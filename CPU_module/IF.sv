==> flow/design.v <==
module IF(instruction, 
			 icm_pc, 
			 clk, 
			 reset, 
			 branchSel, 
			 Jump, 
			 JumpReg, 
			 PCWrite,
			 branchTrue, 
			 icm_pc_wb,
			 readData1_ex,
			 jumpAddr_wb,
			 pcProbe);
	output [31:0] instruction, icm_pc;
	input [31:0] branchTrue, readData1_ex, jumpAddr_wb, icm_pc_wb;
	input clk, reset;
	input branchSel, Jump, JumpReg, PCWrite;
	output [31:0] pcProbe;
	assign pcProbe = p_counter;
	reg [31:0] p_counter, n_counter;
	wire [31:0] sft_instruction, sft_signExtendedInst;
	wire [31:0] branchTrue, branchFalse;
	wire [31:0] jumpTrue, jumpFalse;
	wire [31:0] jumpRegTrue, jumpRegFalse;
	pc program_counter (p_counter, clk, reset, PCWrite, n_counter);
	assign icm_pc = p_counter + 32'b100;  
	assign branchFalse = icm_pc;
	mux2_1 branch_mux (jumpFalse, branchFalse, branchTrue, branchSel);  
	assign jumpTrue = jumpAddr_wb;
	mux2_1 jump_mux (jumpRegFalse, jumpFalse, jumpTrue, Jump);  
	assign jumpRegTrue = readData1_ex << 2;
	mux2_1 jumpReg_mux (n_counter, jumpRegFalse, jumpRegTrue, JumpReg);  
	reg [31:0] instruction;
	instruction_mem im (instruction, reset, p_counter[8:2]);
endmodule
module instruction_mem(instruction, reset, im_readAddr);
	output [31:0] instruction;
	input [6:0] im_readAddr;
	input reset;
	reg [31:0] mem[127:0];
	assign mem[0] = 32'b00100000000100000000000000000111;
	assign mem[1] = 32'b00100000000010000000000000000111;
	assign mem[2] = 32'b10101110000010000000000000000000;
	assign mem[3] = 32'b10001110000010000000000000000000;
	assign mem[4] = 32'b00100000000100010000000000000101;
	assign mem[5] = 32'b00100000000010010000000000000101;
	assign mem[6] = 32'b10101110001010010000000000000000;
	assign mem[7] = 32'b10001110001010010000000000000000;
	assign mem[8] =  32'b00100000000100100000000000000011;
	assign mem[9] =  32'b00100000000010100000000000000011;
	assign mem[10] = 32'b10101110010010100000000000000000;
	assign mem[11] = 32'b10001110010010100000000000000000;
	assign mem[12] = 32'b00100000000100110000000000000101;
	assign mem[13] = 32'b00100000000010110000000000000101;
	assign mem[14] = 32'b10101110011010110000000000000000;
	assign mem[15] = 32'b10001110011010110000000000000000;
	assign mem[16] = 32'b00000010011000001100000000100000;
	assign mem[17] = 32'b00100000000101000101101001011010;
	assign mem[18] = 32'b00100000000011000101101001011010;
	assign mem[19] = 32'b10101110100011000000000000000000;
	assign mem[20] = 32'b10001110100011000000000000000000;
	assign mem[21] = 32'b00100000000101010110011101100111;
	assign mem[22] = 32'b00100000000011010110011101100111;
	assign mem[23] = 32'b10101110101011010000000000000000;
	assign mem[24] = 32'b10001110101011010000000000000000;
	assign mem[25] = 32'b00100000000101100000000000111100;
	assign mem[26] = 32'b00100000000011100000000000111100;
	assign mem[27] = 32'b10101110110011100000000000000000;
	assign mem[28] = 32'b10001110110011100000000000000000;
	assign mem[29] = 32'b00100000000101110000000011111111;
	assign mem[30] = 32'b00100000000011110000000011111111;
	assign mem[31] = 32'b10101110111011110000000000000000;
	assign mem[32] = 32'b10001110111011110000000000000000;
	assign mem[33] = 32'b00000001000010010001000000100010;
	assign mem[34] = 32'b00100000000110010000000000000011;
	assign mem[35] = 32'b00011100010110010000000000000100;
	assign mem[36] = 32'b00000001010110010101000000000000;
	assign mem[37] = 32'b00100000000010110000000000000111;
	assign mem[38] = 32'b00000001100011010111000000100100;
	assign mem[39] = 32'b00001000000000000000000000101011;
	assign mem[40] = 32'b00100001010010100000000000000100;
	assign mem[41] = 32'b00000001010110010101100000100010;
	assign mem[42] = 32'b00000001100011010111000000100101;
	assign mem[43] = 32'b00000001000010010100000000100000;
	assign mem[44] = 32'b00000001100011010001100000100110;
	assign mem[45] = 32'b00000000011011110111000000100100;
	always@(*)
	if(reset)
	instruction <= mem[im_readAddr];
	else 
	instruction <= 32'b0;
endmodule
module mux2_1 (c, a, b, sel);
	output [31:0] c;
	input [31:0] a, b;
	input sel;
	wire [31:0] o1, o2;
	wire nsel, ysel;
	not n1 (nsel, sel);
	buf n2 (ysel, sel);
	generate
	genvar i;
	for(i = 0; i < 32; i++) begin: mux21
		and a1 (o1[i], a[i], nsel);
		and a2 (o2[i], b[i], ysel);
		or out (c[i], o1[i], o2[i]);
	end
	endgenerate
endmodule
module pc(out, clk, reset, PCWrite, in);
	output [31:0] out;
	input [31:0] in;
	input clk, reset, PCWrite;
	always@(posedge clk)
	if(reset) begin
		if(!PCWrite)
			out <= in;
		else 
			out<= out;
	end
	else 
		out <= 32'b0;
endmodule
### From RTL to reports: IF

The steps from the RTL of IF to its reports follow in flow order.
Line numbers count from 1 in the design file above.
Operators: Yosys type, input widths -> output width; for muxes data width and select width s.
Library cell names are shortened.
A cell with - has no value.

| set-up | value |
|---|---|
| top module | IF |
| clock | clk |
| cell library | sky130hd |
| corner | tt_025C_1v80 |

### After elaboration

Source: Yosys, flattened and elaborated. Widths are those after wreduce; folded enables and synchronous resets count as part of the registers. Registers that Yosys merges into a memory's read port (data or address) are not register bits. Print and check cells do not count. Equal cells are merged and count once.

| storage and ports | value |
|---|---|
| output and inout port bits | 96 |
| bits in read-only memories | 0 |
| latch bits | 0 |
| RAM bits | 0 |
| input port bits | 134 |
| memory cells | 0 |
| word width x clocked read ports | 0 |
| flip-flop bits (word level) | 32 |
| word-level cells | 419 |

| operators by class | value |
|---|---|
| add/subtract/negate cells | 1 |
| shift-type cells | 0 |
| divide/modulo/power cells | 0 |
| mux-type cells | 2 |
| order comparisons | 0 |
| bitwise gates (word level) | 287 |
| reduce/logical cells | 1 |
| multiply operators | 0 |
| equality and inequality tests | 127 |

Operators with widths:

| cell | number |
|---|---|
| $pmux 32 s128 | 1 |
| $eq 7x7->1 const B | 64 |
| $eq 7x6->1 const B | 32 |
| $and 1x1->1 | 190 |
| $eq 7x5->1 const B | 16 |
| $or 1x1->1 | 94 |
| $eq 7x4->1 const B | 8 |
| $add 32x3->32 const B | 1 |
| $mux 32 | 1 |
| $eq 7x3->1 const B | 4 |
| $eq 7x2->1 const B | 2 |
| $eq 7x1->1 const B | 1 |
| $logic_not 7->1 | 1 |
| $not 1->1 | 3 |

### Longest topological paths

Yosys ltp: most cells in a row. Word level: on the elaborated netlist, between registers, memories and ports. Mapped: between sequential cells and ports; inverters and the memories' decode and read muxes count.

| logic depth | value |
|---|---|
| word-level depth | 7 |
| ABC_AREA | 0 |
| depth in mapped cells | 9 |
| depth with buffers taken out | 7 |

### Synthesis result

Yosys stat after the flow's synthesis: flattened, memories mapped to cells. It holds for the ABC_AREA given above (unset counts as 0); a run with the other value may have another netlist.

| synthesis totals | value |
|---|---|
| buffers | 55 |
| synthesis area | 3768.6 um^2 |
| sequential area | 640.6 um^2 |
| mapped flip-flops | 32 |
| standard cells after synthesis | 552 |

Cell types:

| type | number | total area (um^2) |
|---|---|---|
| dfxtp_1 | 32 | 640.614 |
| a21oi_1 | 56 | 280.269 |
| o21ai_0 | 34 | 170.163 |
| o221ai_1 | 19 | 166.41 |
| nor2_1 | 43 | 161.405 |
| nand2_1 | 39 | 146.39 |
| clkbuf_1 | 37 | 138.883 |
| o21a_1 | 17 | 127.622 |
| nand3_1 | 24 | 120.115 |
| o211ai_1 | 14 | 105.101 |
| xnor2_1 | 12 | 105.101 |
| nor3_1 | 20 | 100.096 |
| mux2i_1 | 9 | 90.086 |
| xor2_1 | 9 | 78.826 |
| nand2b_1 | 11 | 68.816 |
| or2_2 | 11 | 68.816 |
| a211oi_1 | 8 | 60.058 |
| and3_1 | 9 | 56.304 |

Not listed: further types 47, cells in them 148.
The figures by module come from a second, unflattened synthesis with its own total; it is not the netlist above.

| second synthesis, totals | value |
|---|---|
| cells (unflattened synthesis) | 534 |
| area total of the unflattened synthesis | 5016.1 um^2 |

Each row is one instance without its submodules.

By module:

| module | area (um^2) | cells | times used | sequential area (um^2) |
|---|---|---|---|---|
| mux2_1 | 544.3 | 36 | 3 | 0.0 |
| instruction_mem | 1555.2 | 239 | 1 | 0.0 |
| pc | 1243.7 | 103 | 1 | 640.6 |
| IF | 584.3 | 84 | 1 | 0.0 |

### Worst setup path after synthesis

Path of least setup slack by OpenSTA after synthesis, without wires, with an ideal clock, recovery checks aside; 20% of the period is set as input and as output delay. Where synthesis merged equal registers, the netlist keeps one of their names.

| path after synthesis | value |
|---|---|
| path kind | reg-to-output |
| from | register program_counter.out[3] |
| to | output icm_pc[26] |
| output delay | 0.722 ns |
| path buffers | 2 |
| arrival time | 2.184 ns |
| stages | 8 |
| clock period | 3.61 ns |
| required time | 2.888 ns |
| launch time at the first pin | 0.000 ns |
| setup slack | 0.704 ns |
| delay of the path | 2.184 ns |
| period reached after synthesis | 2.906 ns |

"delay of the path" = arrival - input delay + setup time.
At an output port there is no setup time.
"stages": output pins that drive a net of the path, with the launching flip-flop's if there is one; two outputs of one cell count as two.
"period reached after synthesis" = period - worst setup slack (recovery checks aside). The figure is calculated, with input and output delays left at 20% of the set period.
Between the ends stands the longest chain of elaborated cells between them, by number of cells; it is not shown to be the way that was timed. Of several equally long chains one is given.
Each line given opens the expression or statement behind the cell; cells for indexed reads and writes are added by Yosys, which also makes memories of some case tables.
At most two assigning lines are given for a register; there are more.

| on the way, after synthesis | value |
|---|---|
| cell sequence | dfxtp_1 ha_1 clkbuf_1 nand3_1 or4_1 buf_2 o31a_1 or2_2 |
| cells in the longest elaborated chain | 1 |
| elaborated cells between the ends (all ways) | 1 |
| source lines of those cells | 1 |
| those cells by class | 1 x add/sub |

RTL lines, path after synthesis:

| item | line | source |
|---|---|---|
| start, declared | 111 | `output [31:0] out;` |
| start, assigned | 117 | `out <= in;` |
| start, assigned | 119 | `out<= out;` |
| $add 32x3->32 | 26 | `assign icm_pc = p_counter + 32'b100;` |
| end, declared | 14 | `output [31:0] instruction, icm_pc;` |

### Timing after layout

Path of least setup slack in the final report of stored run 2 (OpenROAD, finished layout, wires in). Where an end is a register, its clock arrival counts in the times.

| path post-layout | value |
|---|---|
| path kind | reg-to-output |
| from | register program_counter.out[6] |
| to | output instruction[11] |
| path buffers | 1 |
| output delay | 0.99 ns |
| arrival time | 3.60 ns |
| required time | 3.94 ns |
| launch time at the first pin | 0.29 ns |
| setup slack | 0.35 ns |
| clock period | 4.93 ns |
| stages | 7 |

Between the ends stands the longest chain of elaborated cells between them, by number of cells; it is not shown to be the way that was timed. Of several equally long chains one is given.
At most two assigning lines are given for a register; there are more.

| on the way, post-layout | value |
|---|---|
| cell sequence | dfxtp_1 nor3b_1 o21ai_0 nor2_1 o21ai_0 a21oi_1 clkdlybuf4s50_1 |
| cells in the longest elaborated chain | 3 |
| elaborated cells between the ends (all ways) | 130 |
| source lines of those cells | 2 |
| those cells by class | 127 x eq/ne; 2 x mux; 1 x reduce/logical |

RTL lines, path post-layout:

| item | line | source |
|---|---|---|
| start, declared | 111 | `output [31:0] out;` |
| start, assigned | 117 | `out <= in;` |
| start, assigned | 119 | `out<= out;` |
| $eq 7x7->1 | 89 | `instruction <= mem[im_readAddr];` |
| $pmux 32 s128 | 89 |  |
| $mux 32 | 88 | `if(reset)` |
| end, declared | 14 | `output [31:0] instruction, icm_pc;` |

Hand-over note for IF

Settings and measured results of 2 stored flow runs for module IF (sky130hd), not sorted in any way. The constraints put input and output delay at 20% of the set period each and load the outputs with 0.01 pF.
By "achieved clock period" is meant the clock period of the run minus its worst setup slack. This is arithmetic on one report: input and output delays are still those of the set period (20% each).
"time of the worst setup path" = time allowed to the worst setup path (clock period - input delay - output delay, where it has them) - its slack; a late launch clock adds to it, a late capture clock takes from it.
"total power of the final layout" rests on the timing tool's default activity at the inputs, not on a simulated workload.

#### Stored run 1

| setting | value |
|---|---|
| period_ns | `3.04` |
| CORE_UTILIZATION | `46` |
| SETUP_SLACK_MARGIN | `-0.3` |
| PLACE_DENSITY_LB_ADDON | `0.0` |
| CORE_ASPECT_RATIO | `1.85` |
| CELL_PAD_IN_SITES_DETAIL_PLACEMENT | `1` |
| TNS_END_PERCENT | `50` |
| ABC_AREA | `1` |
| GPL_TIMING_DRIVEN | `1` |
| GPL_ROUTABILITY_DRIVEN | `1` |
| CTS_CLUSTER_DIAMETER | `322` |
| CAP_MARGIN | `20` |
| CORE_MARGIN | `2` |
| SLEW_MARGIN | `20` |

Not finished: placement ended with error DPL-0033.

#### Stored run 2

| setting | value |
|---|---|
| period_ns | `4.93` |
| CORE_UTILIZATION | `46` |
| PLACE_DENSITY_LB_ADDON | `0.26` |
| CORE_ASPECT_RATIO | `1.89` |
| CORE_MARGIN | `7` |
| CELL_PAD_IN_SITES_GLOBAL_PLACEMENT | `0` |
| TNS_END_PERCENT | `85` |
| GPL_ROUTABILITY_DRIVEN | `0` |
| CTS_CLUSTER_DIAMETER | `203` |
| SLEW_MARGIN | `15` |
| MIN_ROUTING_LAYER | `met1` |
| CAP_MARGIN | `20` |

| result | value |
|---|---|
| total power of the final layout | 0.001148 W |
| worst slack on setup checks | 0.349 ns |
| time of the worst setup path | 3.60 ns |
| kind of the worst setup path | reg-to-output |
| achieved clock period | 4.581 ns |
| final design utilization | 72.9 % |
| area of the synthesized netlist | 3768.6 um^2 |
| area inside the die boundary | 11052.7 um^2 |

End of note.
